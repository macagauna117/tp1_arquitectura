==> flow/design.v <==
`timescale 1ns / 10ps
module ALU #(
  parameter NB_OPERANDO = 8,
  parameter NB_OUT = NB_OPERANDO,
  parameter NB_OPCODE = 6
) (
  input wire [NB_OPERANDO - 1 : 0] dato_a,
  input wire [NB_OPERANDO - 1 : 0] dato_b,
  input wire [NB_OPCODE - 1 : 0] opcode,
  output wire [NB_OUT - 1 : 0] out
);
  localparam ADD = 6'b100000;
  localparam SUB = 6'b100010;
  localparam AND = 6'b100100;
  localparam OR = 6'b100101;
  localparam XOR = 6'b100110;
  localparam SRA = 6'b000011;
  localparam SRL = 6'b000010;
  localparam NOR = 6'b100111;
  reg [NB_OUT-1:0] result;
  always @(*) begin : ALU_operation
    case (opcode)
      ADD: result = dato_a + dato_b;
      SUB: result = dato_a - dato_b;
      AND: result = dato_a & dato_b;
      OR:  result = dato_a | dato_b;
      SRA: result = dato_a >>> dato_b;
      SRL: result = dato_a >> dato_b;
      XOR: result = dato_a ^ dato_b;
      NOR: result = ~(dato_a | dato_b);
      default: result = {NB_OUT{1'b0}};
    endcase
  end
  assign out =  result[NB_OUT - 1:0];
endmodule
`timescale 1ns / 1ps
module top_ALU #(
    parameter NB_OPERANDO = 8,
    parameter NB_OUT = 8,
    parameter NB_OPCODE = 6
) (
    input wire [NB_OPERANDO - 1 : 0] switches,
    input wire [2:0] botones,
    input wire clock,
    input wire out_enable,
    input wire reset,
    output reg [NB_OUT - 1 : 0] leds     
);
  reg [NB_OPERANDO - 1 : 0] reg_a;
  reg [NB_OPERANDO - 1 : 0] reg_b;
  reg [NB_OPCODE - 1 : 0] reg_opcode;
  wire [NB_OUT - 1 : 0] out;
  always@(posedge clock) begin: sincronizacion_io
    if(reset==1'b1)
      begin
        reg_a <= {NB_OPERANDO {1'b0}};
        reg_b <= {NB_OPERANDO {1'b0}};
        reg_opcode <= {NB_OPCODE {1'b0}};
        leds <= {NB_OUT {1'b0}};
      end
    else if(botones[0]==1'b1)
      reg_a <= switches;
    else if(botones[1]==1'b1)
      reg_b <= switches;
    else if(botones[2]==1'b1)
      reg_opcode <= switches;
    else if(out_enable==1'b1)
      leds <= out;
  end
ALU my_alu(.dato_a(reg_a), .dato_b(reg_b), .opcode(reg_opcode), .out(out));
endmodule
# Reports on top_ALU
# The steps from the RTL of top_ALU to its reports follow in flow order.
# Line numbers count from 1 in the design file above.
# Cell names lack the library's common part.
# The mark -- stands for no value.
dict set report setup {
  top {top_ALU}
  clock_port {clock}
  cell_library {sky130hd}
  lib_corner {tt_025C_1v80}
}

# Word-level counts
# Counts by Yosys on the flattened word-level netlist (proc, flatten, opt, wreduce; memories kept). Register bits leave out memories and registers merged into their read ports (data or address); mux counts leave out enables and synchronous resets folded into registers. Print and check cells are left out. Cells with the same type and inputs are merged into one.
dict set report op_classes {
  add_sub_neg 2
  multipliers 0
  n_div 0
  compare 0
  eq_ne 8
  n_shift 2
  n_mux 1
  bitwise 7
  reduce_and_logical 3
}
# operator n
set op_table {}
lappend op_table {{8-bit case mux with 8-bit select} 1}
lappend op_table {{6-bit equality test (second input constant)} 6}
lappend op_table {{6-bit by 2-bit equality test with 1-bit output (second input constant)} 2}
lappend op_table {{8-bit adder} 1}
lappend op_table {{8-bit subtractor} 1}
lappend op_table {{8-bit AND} 1}
lappend op_table {{8-bit OR} 1}
lappend op_table {{8-bit bitwise XOR} 1}
lappend op_table {{8-bit by 8-bit right shift with 8-bit output} 1}
lappend op_table {{8-bit by 8-bit >>> shifter with 8-bit output} 1}
lappend op_table {{8-bit inverter} 1}
lappend op_table {{4-bit AND reduction} 1}
lappend op_table {{1-bit inverter} 3}
lappend op_table {{3-bit AND reduction} 1}
lappend op_table {{2-bit AND reduction} 1}
dict set report bits {
  reg_bits 30
  latch_bits 0
  ram_bits 0
  mem_bits_ro 0
  clocked_rd_ports_x_width 0
  memories 0
  inputBits 14
  out_inout_bits 8
  word_cells 27
}

# Longest topological paths
# Longest topological path by Yosys (ltp), each cell counted once; first at word level (registers and memories cut), then after technology mapping (sequential cells cut; the memories' decode and read muxes count).
dict set report depth {
  depth_word 3
  ABC_AREA 0
  mapped_depth 13
  depth_no_buf 11
}

# Mapped cells and area
# Yosys stat after the flow's synthesis: flattened, memories mapped to cells. It holds for the ABC_AREA given above (unset counts as 0); a run with the other value may have another netlist.
dict set report synth_totals {
  cells 285
  synth_area_um2 2374.8
  sequential_area_um2 600.6
  ffs 30
  buf_cells 14
}
# type n type_area_um2
set by_type {}
lappend by_type {dfxtp_1 30 600.576}
lappend by_type {ha_1 24 300.288}
lappend by_type {mux2i_1 24 240.23}
lappend by_type {nand2_1 35 131.376}
lappend by_type {nor2_1 30 112.608}
lappend by_type {a21oi_1 20 100.096}
lappend by_type {xnor2_1 9 78.826}
lappend by_type {inv_1 16 60.058}
lappend by_type {mux4_2 2 45.043}
lappend by_type {nand2b_1 6 37.536}
lappend by_type {nor2b_1 6 37.536}
lappend by_type {a22o_1 4 35.034}
lappend by_type {o2111ai_1 4 35.034}
lappend by_type {buf_2 6 30.029}
lappend by_type {o21ai_1 6 30.029}
lappend by_type {a221oi_1 3 26.275}
lappend by_type {nor3_1 5 25.024}
lappend by_type {mux2_1 2 22.522}
# Not listed: further types 34, cells in them 53.
# The figures by module come from a second, unflattened synthesis with its own total; it is not the netlist above.
dict set report unflattened {
  cells_unflattened 295
  hier_area_um2 2448.6
}
# Each row is one instance without its submodules.
# module instances cells area_um2 mod_seq_area_um2
set by_module {}
lappend by_module {ALU 1 177 1348.8 0.0}
lappend by_module {top_ALU 1 118 1099.8 600.6}

# Worst setup path after synthesis
# Path of least setup slack by OpenSTA after synthesis, without wires, with an ideal clock, recovery checks aside; 20% of the period is set as input and as output delay. Where synthesis merged equal registers, the netlist keeps one of their names.
dict set report synth_path {
  path_kind {register to register}
  startpoint {reg reg_b[0]}
  endpoint {reg leds[5]}
  period_ps 3350
  setup_time_ps 137
  t_first_pin_ps 0
  t_arrival_ps 2540
  t_required_ps 3213
  path_slack_ps 673
  path_delay_ps 2677
  path_stages 13
  n_path_buf 1
  period_less_setup_slack_ps 2677
}
# "path_delay_ps" = arrival - input delay + setup time.
# "path_stages": output pins that drive a net of the path, with the launching flip-flop's if there is one; two outputs of one cell count as two.
# "period_less_setup_slack_ps" = period - worst setup slack (recovery checks aside). The figure is calculated, with input and output delays left at 20% of the set period.
# The rows between start and end are the longest chain of elaborated cells between them; the timing report does not say that the signal goes this way. Where chains are equally long, one stands for them.
# A line is the first line of the expression or statement that the cell stems from. Yosys adds cells for indexed reads and writes and turns some case tables into memories.
dict set report synth_between {
  cell_sequence {dfxtp_1 -> buf_2 -> inv_1 -> ha_1 -> mux2_2 -> inv_2 -> ha_1 -> nor2b_1 -> o2111ai_1 -> nand3b_1 -> xor2_1 -> a2111oi_2 -> a211oi_1}
  elab_chain_cells 2
  cone_cells 5
  lines_between 5
  cone_classes {add/sub (2); shift (2); mux (1)}
}
# element line_no
set synth_lines {}
lappend synth_lines {{start, declared} 50} ;# reg [NB_OPERANDO - 1 : 0] reg_b;
lappend synth_lines {{start, assigned} 57} ;# reg_b <= {NB_OPERANDO {1'b0}};
lappend synth_lines {{start, assigned} 64} ;# reg_b <= switches;
lappend synth_lines {{8-bit subtractor} 24} ;# SUB: result = dato_a - dato_b;
lappend synth_lines {{8-bit case mux with 8-bit select} 22} ;# case (opcode)
lappend synth_lines {{end, assigned} 59} ;# leds <= {NB_OUT {1'b0}};
lappend synth_lines {{end, assigned} 68} ;# leds <= out;
lappend synth_lines {{end, declared} 47} ;# output reg [NB_OUT - 1 : 0] leds

# Path in the finished layout
# Path of least setup slack in the final report of job 1 (OpenROAD, finished layout, wires in). Where an end is a register, its clock arrival counts in the times.
# The path's times are printed in steps of 10 ps; the period is the one set.
dict set report layout_path {
  path_kind {register to register}
  startpoint {reg reg_opcode[5]}
  endpoint {reg leds[5]}
  period_ps 4420
  setup_time_ps 160
  t_first_pin_ps 280
  t_arrival_ps 3180
  t_required_ps 4550
  path_slack_ps 1360
  path_stages 13
  n_path_buf 1
}
# The rows between start and end are the longest chain of elaborated cells between them; the timing report does not say that the signal goes this way. Where chains are equally long, one stands for them.
dict set report layout_between {
  cell_sequence {dfxtp_1 -> nor4b_2 -> buf_4 -> and2_2 -> mux2_2 -> inv_2 -> ha_1 -> nor2b_1 -> o2111ai_1 -> nand3b_1 -> xor2_1 -> a2111oi_2 -> a211oi_1}
  elab_chain_cells 2
  cone_cells 9
  lines_between 1
  cone_classes {eq/ne (8); mux (1)}
}
# element line_no
set layout_lines {}
lappend layout_lines {{start, declared} 51} ;# reg [NB_OPCODE - 1 : 0] reg_opcode;
lappend layout_lines {{start, assigned} 58} ;# reg_opcode <= {NB_OPCODE {1'b0}};
lappend layout_lines {{start, assigned} 66} ;# reg_opcode <= switches;
lappend layout_lines {{6-bit equality test} 22} ;# case (opcode)
lappend layout_lines {{8-bit case mux with 8-bit select} 22}
lappend layout_lines {{end, assigned} 59} ;# leds <= {NB_OUT {1'b0}};
lappend layout_lines {{end, assigned} 68} ;# leds <= out;
lappend layout_lines {{end, declared} 47} ;# output reg [NB_OUT - 1 : 0] leds

; Module top_ALU, platform sky130hd: 2 stored runs of the flow (Yosys, OpenROAD) with differing settings, in no particular order. Input and output delays are each 20% of the period that was set; the output load is 0.01 pF.
; By "worstPathTime_ps" is meant the share of the clock period that the worst setup path is allowed (20% is reserved at inputs, 20% at outputs), minus its slack. Clock arrival times at its registers enter into it.
; "final_power_uw" rests on the timing tool's default activity at the inputs, not on a simulated workload.
; "worstPathTime_ps" is given in steps of 10 ps.

[job 1: settings]
period_ns = 4.42
CORE_UTILIZATION = 49
SETUP_SLACK_MARGIN = 1.11
PLACE_DENSITY_LB_ADDON = 0.09
CELL_PAD_IN_SITES_GLOBAL_PLACEMENT = 1
TNS_END_PERCENT = 70
ABC_AREA = 0
GPL_ROUTABILITY_DRIVEN = 1
CTS_CLUSTER_SIZE = 92
MAX_ROUTING_LAYER = met4
CAP_MARGIN = 20
CORE_MARGIN = 2
SLEW_MARGIN = 20
[job 1: results]
cell_area_final_um2 = 2691.3
worstPathTime_ps = 3060
critical_path_type = register to register
worst_hold_slack_ps = 440
ys_area_um2 = 2374.8
tns_ps = 0
worst_setup_slack_ps = 1361
final_power_uw = 721.6
design.die.area_um2 = 5419.2

[job 2: settings]
period_ns = 2.05
CORE_UTILIZATION = 54
PLACE_DENSITY_LB_ADDON = 0.16
HOLD_SLACK_MARGIN = -0.09
TNS_END_PERCENT = 5
ABC_AREA = 0
CTS_CLUSTER_DIAMETER = 137
CAP_MARGIN = 25
SLEW_MARGIN = 0
MIN_ROUTING_LAYER = met1
MAX_ROUTING_LAYER = met4
CORE_MARGIN = 2
[job 2: results]
design.die.area_um2 = 4944.2
ys_area_um2 = 2374.8
final_power_uw = 1672
worst_hold_slack_ps = 453
worstPathTime_ps = 2550
critical_path_type = register to register
cell_area_final_um2 = 3100.5
tns_ps = -2453
worst_setup_slack_ps = -499
